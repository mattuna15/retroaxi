==> flow/design.v <==
`default_nettype none
module axis_register #(parameter WIDTH = 16) (
	input wire clock,
	input wire resetn,
	output wire [1:0] size,
	input wire [WIDTH-1:0] idata,
	input wire ivalid,
	output reg iready,
	output reg [WIDTH-1:0] odata,
	output reg ovalid,
	input wire oready);
assign size[0] = iready && ovalid;
assign size[1] = !iready;
reg [WIDTH-1:0] buffer;
always @(posedge clock or negedge resetn)
begin
	if (!resetn)
	begin
		ovalid <= 1'b0;
		iready <= 1'b1;
	end
	else
	begin
		odata <= (ovalid && !oready) ? odata : (!iready ? buffer : idata);
		ovalid <= (ovalid && !oready) || !iready || ivalid;
		buffer <= (!iready && !oready) ? buffer : idata;
		iready <= !ovalid || oready || (iready && !ivalid);
	end
end
endmodule
# Reports on axis_register
# What the tools print for axis_register, step after step.
# Line numbers count from 1 in the design file above.
# Library cell names are shortened.
# The mark - stands for no value.
dict set report setup {
  design {axis_register}
  clk_port {clock}
  cell_library {sky130hd}
  lib_corner {tt_025C_1v80}
}

# Elaborated design
# Counts by Yosys on the flattened word-level netlist (proc, flatten, opt, wreduce; memories kept). Register bits leave out memories and registers merged into their read ports (data or address); mux counts leave out enables and synchronous resets folded into registers. Print and check cells are left out. Cells with the same type and inputs are merged into one.
dict set report classes {
  mux 1
  bitwise 2
  reduce_and_logical 14
}
# cell count
set ops {}
lappend ops {{16-bit 2-to-1 mux} 1}
lappend ops {{1-bit logical AND} 4}
lappend ops {{1-bit logical OR} 4}
lappend ops {{1-bit zero test} 4}
lappend ops {{2-bit AND reduction} 2}
lappend ops {{1-bit inverter} 2}
dict set report word_totals {
  register_bits 34
  inputBits 20
  out_inout_bits 20
  wordCells 21
}

# Longest topological paths
# Longest topological path by Yosys (ltp), each cell counted once; first at word level (registers and memories cut), then after technology mapping (sequential cells cut; the memories' decode and read muxes count).
dict set report depth {
  depth_word 4
  abc_area 0
  depth_mapped 3
}

# After synthesis
# The flow's flattened synthesis, as Yosys stat reports it; memories are mapped. The netlist is that of the ABC_AREA named above (0 if unset); the other value can give another one.
dict set report synth_totals {
  cells 59
  mapped_area_um2 1320.0
  flip_flops 34
  n_buf 2
}
# cell count area_total_um2
set by_type {}
lappend by_type {edfxtp_1 32 960.922}
lappend by_type {mux2_4 16 240.23}
lappend by_type {dfstp_2 1 26.275}
lappend by_type {dfrtp_1 1 25.024}
lappend by_type {buf_6 2 22.522}
lappend by_type {and2_1 2 12.512}
lappend by_type {nand3b_1 1 7.507}
lappend by_type {o21a_1 1 7.507}
lappend by_type {o21bai_1 1 7.507}
lappend by_type {nand2b_1 1 6.256}
lappend by_type {inv_1 1 3.754}

# Path before layout
# OpenSTA on the mapped netlist: ideal clock, no wires. The path of least setup slack (recovery checks aside). Input and output delay are each 20% of the period. Register names are those of the netlist, which keeps one name where synthesis merged equal registers.
dict set report synth_timing {
  path_kind {flip-flop to flip-flop}
  startpoint {reg iready}
  endpoint {reg buffer[0]}
  period_ps 2110
  setup_time_ps 373
  t_first_pin_ps 0
  t_arrival_ps 1173
  slack_ps 564
  path_delay_ps 1546
  path_stages 3
  synth_period_reached_ps 1546
}
# "path_delay_ps" = arrival - input delay + setup time.
# "path_stages": output pins that drive a net of the path, with the launching flip-flop's if there is one; two outputs of one cell count as two.
# "synth_period_reached_ps" = period - worst setup slack (recovery checks aside). The figure is calculated, with input and output delays left at 20% of the set period.
# The rows between start and end are the longest chain of elaborated cells between them; the timing report does not say that the signal goes this way. Where chains are equally long, one stands for them.
# Each line given opens the expression or statement behind the cell; cells for indexed reads and writes are added by Yosys, which also makes memories of some case tables.
dict set report synth_via {
  cell_sequence {dfstp_2 -> buf_6 -> o21a_1}
  elab_chain_len 4
}
# element line_no
set synth_lines {}
lappend synth_lines {{start, declared} 8} ;# output reg iready,
lappend synth_lines {{start, assigned} 20} ;# iready <= 1'b1;
lappend synth_lines {{start, assigned} 27} ;# iready <= !ovalid || oready || (iready && !ivalid);
lappend synth_lines {{1-bit zero test} 26} ;# buffer <= (!iready && !oready) ? buffer : idata;
lappend synth_lines {{1-bit logical AND} 26}
lappend synth_lines {{1-bit inverter} -}
lappend synth_lines {{2-bit AND reduction} -}
lappend synth_lines {{end, assigned} 26}
lappend synth_lines {{end, declared} 14} ;# reg [WIDTH-1:0] buffer;

# Worst path after layout
# Path of least setup slack in the final report of run 1 (OpenROAD, finished layout, wires in). Where an end is a register, its clock arrival counts in the times.
# The path's times are printed in steps of 10 ps; the period is the one set.
dict set report layout_timing {
  path_kind {flip-flop to output port}
  startpoint {reg odata[3]}
  endpoint {out odata[3]}
  period_ps 1640
  t_first_pin_ps 330
  t_arrival_ps 1290
  slack_ps 20
  path_stages 2
}
dict set report layout_via {
  cell_sequence {edfxtp_1 -> clkdlybuf4s50_1}
  elab_chain_len 0
}
# element line_no
set layout_lines {}
lappend layout_lines {{start, declared} 9} ;# output reg [WIDTH-1:0] odata,
lappend layout_lines {{start, assigned} 24} ;# odata <= (ovalid && !oready) ? odata : (!iready ? buffer : idata);
lappend layout_lines {{end, declared} 9}

# Design axis_register on sky130hd. What follows are 2 stored runs of the flow, each under its own settings; their order means nothing. The constraints put input and output delay at 20% of the set period each and load the outputs with 0.01 pF.
# By "timing.achieved_period_ps" is meant the clock period of the run minus its worst setup slack. This is arithmetic on one report: input and output delays are still those of the set period (20% each).
# By "final_power_mw" is meant OpenSTA's value without simulated activity: inputs other than the clock are taken to toggle once in ten clock periods, and the tool carries that through the logic.
run="run 1" settings period_ns=1.64 CORE_UTILIZATION=62 CAP_MARGIN=20 CORE_MARGIN=2 SLEW_MARGIN=20
run="run 1" results setup_ws_ps=22 timing.achieved_period_ps=1618 post_synth_area_um2=1320.0 final_power_mw=1.735 final_cell_area_um2=1829.2 tns_setup_ps=0 design.die.area_um2=2514.0
run="run 2" settings period_ns=1.33 CORE_UTILIZATION=28 SETUP_SLACK_MARGIN=0.17 CELL_PAD_IN_SITES_GLOBAL_PLACEMENT=0 TNS_END_PERCENT=15 GPL_ROUTABILITY_DRIVEN=1 CTS_CLUSTER_DIAMETER=110 MIN_ROUTING_LAYER="met1" CAP_MARGIN=20 CORE_MARGIN=2 SLEW_MARGIN=20
run="run 2" results final_power_mw=2.276 post_synth_area_um2=1320.0 setup_ws_ps=-51 final_cell_area_um2=1809.2 timing.achieved_period_ps=1381 tns_setup_ps=-606 design.die.area_um2=5279.5
